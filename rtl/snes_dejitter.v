==> flow/design.v <==
module snes_dejitter(
    input MCLK_XTAL_i,  
    input MCLK_EXT_i,   
    input MCLK_SEL_i,   
    input CSYNC_i,
    output MCLK_XTAL_o,
    output GCLK_o,
    output CSYNC_o,
    output reg SC_o
);
wire mclk_ntsc = MCLK_XTAL_i;
wire mclk_ntsc_dejitter = mclk_ntsc & gclk_en;
wire mclk_pal = MCLK_EXT_i;
assign GCLK_o = MCLK_SEL_i ? mclk_pal : mclk_ntsc_dejitter;
assign CSYNC_o = MCLK_SEL_i ? CSYNC_i : csync_dejitter;
assign MCLK_XTAL_o = ~MCLK_XTAL_i;
reg [10:0] h_cnt;
reg [2:0] g_cyc;
reg csync_prev;
reg csync_dejitter;
reg gclk_en;
reg [1:0] sc_ctr;
always @(posedge mclk_ntsc) begin
    if ((h_cnt >= 1024) && (csync_prev==1'b1) && (CSYNC_i==1'b0)) begin
        h_cnt <= 0;
        if (h_cnt == 340*4-1)
            g_cyc <= 4;
        else
            csync_dejitter <= CSYNC_i;
    end else begin
        h_cnt <= h_cnt + 1'b1;
        if (g_cyc > 0)
            g_cyc <= g_cyc - 1'b1;
        if (g_cyc <= 1)
            csync_dejitter <= CSYNC_i;
    end
    csync_prev <= CSYNC_i;
end
always @(posedge mclk_ntsc) begin
    if (sc_ctr == 2'h2) begin
        sc_ctr <= 2'h0;
        SC_o <= ~SC_o;
    end else begin
        sc_ctr <= sc_ctr + 2'h1;
    end
end
always @(negedge mclk_ntsc) begin
    gclk_en <= (g_cyc == 0);
end
endmodule
Tool chain data of snes_dejitter --
Tool output for the design above, in the order of the flow. Line numbers count from 1 in the design file above. The mark -- stands for no value.
Set-up: top module snes_dejitter, clock MCLK_XTAL_i, standard-cell library sky130hd, timing corner tt_025C_1v80

Elaborated design --
Source: Yosys, flattened and elaborated, memories not mapped. Widths are those after wreduce. Registers that Yosys merges into a memory's read port (data or address) are not register bits. Print and check cells do not count. Equal cells are merged and count once.
Operators by class: $add $sub $neg 3, magnitude comparators 3, eq/ne operators 4, multiplexer cells 8, bitwise gates (word level) 4, reduce/logical cells 7
Operator list (number):
- adder 11 x 1 -> 11 bit with constant B | 1
- >= comparator 11 bit with constant B | 1
- equality test 11 bit with constant B | 1
- 2-to-1 mux 3 bit | 3
- 2-to-1 mux 1 bit | 5
- AND reduction 2 bit | 2
- nonzero test 2 bit | 2
- inverter 1 bit | 3
- subtractor 3 x 1 -> 3 bit with constant B | 1
- greater-than comparator 3 x 1 -> 1 bit with constant B | 1
- less-or-equal comparator 3 x 1 -> 1 bit with constant B | 1
- logical NOT 3 bit | 1
- logical AND 1 bit | 2
- adder 2 x 1 -> 2 bit with constant B | 1
- != test 2 x 1 -> 1 bit with constant B | 1
- equality test 2 bit with constant B | 1
- != test 2 bit with constant B | 1
- AND 1 bit | 1
Word-level totals: register bits after elaboration 20, bits of input ports 4, elaborated cells 36

Depth --
Yosys ltp: most cells in a row. Word level: on the elaborated netlist, between registers, memories and ports. Mapped: between sequential cells and ports; inverters and the memories' decode and read muxes count.
Logic depth: word-level depth 5, ABC_AREA 0, gate-level depth with buffers 5, gate-level depth less buffers 5

Synthesis result --
Yosys stat after the flow's synthesis: flattened, memories mapped to cells. It holds for the ABC_AREA given above (unset counts as 0); a run with the other value may have another netlist. Totals and module areas in this step are rounded.
Cells by type:
- sky130_fd_sc_hd__dfxtp_1 | number 15, area in all 300.288 um2
- sky130_fd_sc_hd__edfxtp_1 | number 5, area in all 150.144 um2
- sky130_fd_sc_hd__ha_1 | number 5, area in all 62.56 um2
- sky130_fd_sc_hd__nor2_1 | number 9, area in all 33.782 um2
- sky130_fd_sc_hd__inv_1 | number 8, area in all 30.029 um2
- sky130_fd_sc_hd__nand2_1 | number 7, area in all 26.275 um2
- sky130_fd_sc_hd__xnor2_1 | number 3, area in all 26.275 um2
- sky130_fd_sc_hd__a21oi_1 | number 5, area in all 25.024 um2
- sky130_fd_sc_hd__o21ai_0 | number 5, area in all 25.024 um2
- sky130_fd_sc_hd__o31ai_1 | number 3, area in all 22.522 um2
- sky130_fd_sc_hd__or4_1 | number 3, area in all 22.522 um2
- sky130_fd_sc_hd__nand3_2 | number 2, area in all 20.019 um2
- sky130_fd_sc_hd__nor4_1 | number 2, area in all 12.512 um2
- sky130_fd_sc_hd__mux2_2 | number 1, area in all 11.261 um2
- sky130_fd_sc_hd__mux2i_1 | number 1, area in all 10.01 um2
- sky130_fd_sc_hd__and4_1 | number 1, area in all 8.758 um2
- sky130_fd_sc_hd__xor2_1 | number 1, area in all 8.758 um2
- sky130_fd_sc_hd__and3_2 | number 1, area in all 7.507 um2
Other cell types: 10; their cells: 10.
Synthesis totals: mapped cells 87, synthesis area 867 um2, area of sequential cells 450 um2, mapped flip-flops 20

Hand-over note for snes_dejitter

Measured data: module snes_dejitter, platform sky130hd, 2 stored runs of the flow under differing settings, order arbitrary. Input and output delays are each 20% of the period that was set; the output load is 0.01 pF.
"power" rests on the timing tool's default activity at the inputs, not on a simulated workload.
Results are given in rounded form.
[run 1] settings: period_ns=1.72, CORE_UTILIZATION=44, SETUP_SLACK_MARGIN=0.19, PLACE_DENSITY_LB_ADDON=0.21, CORE_ASPECT_RATIO=1.51, CORE_MARGIN=9, CELL_PAD_IN_SITES_DETAIL_PLACEMENT=0, TNS_END_PERCENT=85, CTS_CLUSTER_DIAMETER=237, MAX_ROUTING_LAYER=met4, CAP_MARGIN=20, SLEW_MARGIN=20
[run 1] result: chip area after synthesis (Yosys) 867 um2, die area 3930 um2, standard-cell area of the final layout 1230 um2, worst setup slack after layout -0.416 ns, power 2240 uW
[run 2] settings: period_ns=1.96, CORE_UTILIZATION=27, SETUP_SLACK_MARGIN=0.36, PLACE_DENSITY_LB_ADDON=0.3, CORE_ASPECT_RATIO=0.55, CELL_PAD_IN_SITES_DETAIL_PLACEMENT=1, CTS_CLUSTER_SIZE=23, CTS_CLUSTER_DIAMETER=338, CAP_MARGIN=25, CORE_MARGIN=2, SLEW_MARGIN=20
[run 2] result: chip area after synthesis (Yosys) 867 um2, die area 3700 um2, standard-cell area of the final layout 1250 um2, worst setup slack after layout -0.370 ns, power 1950 uW

End of note.
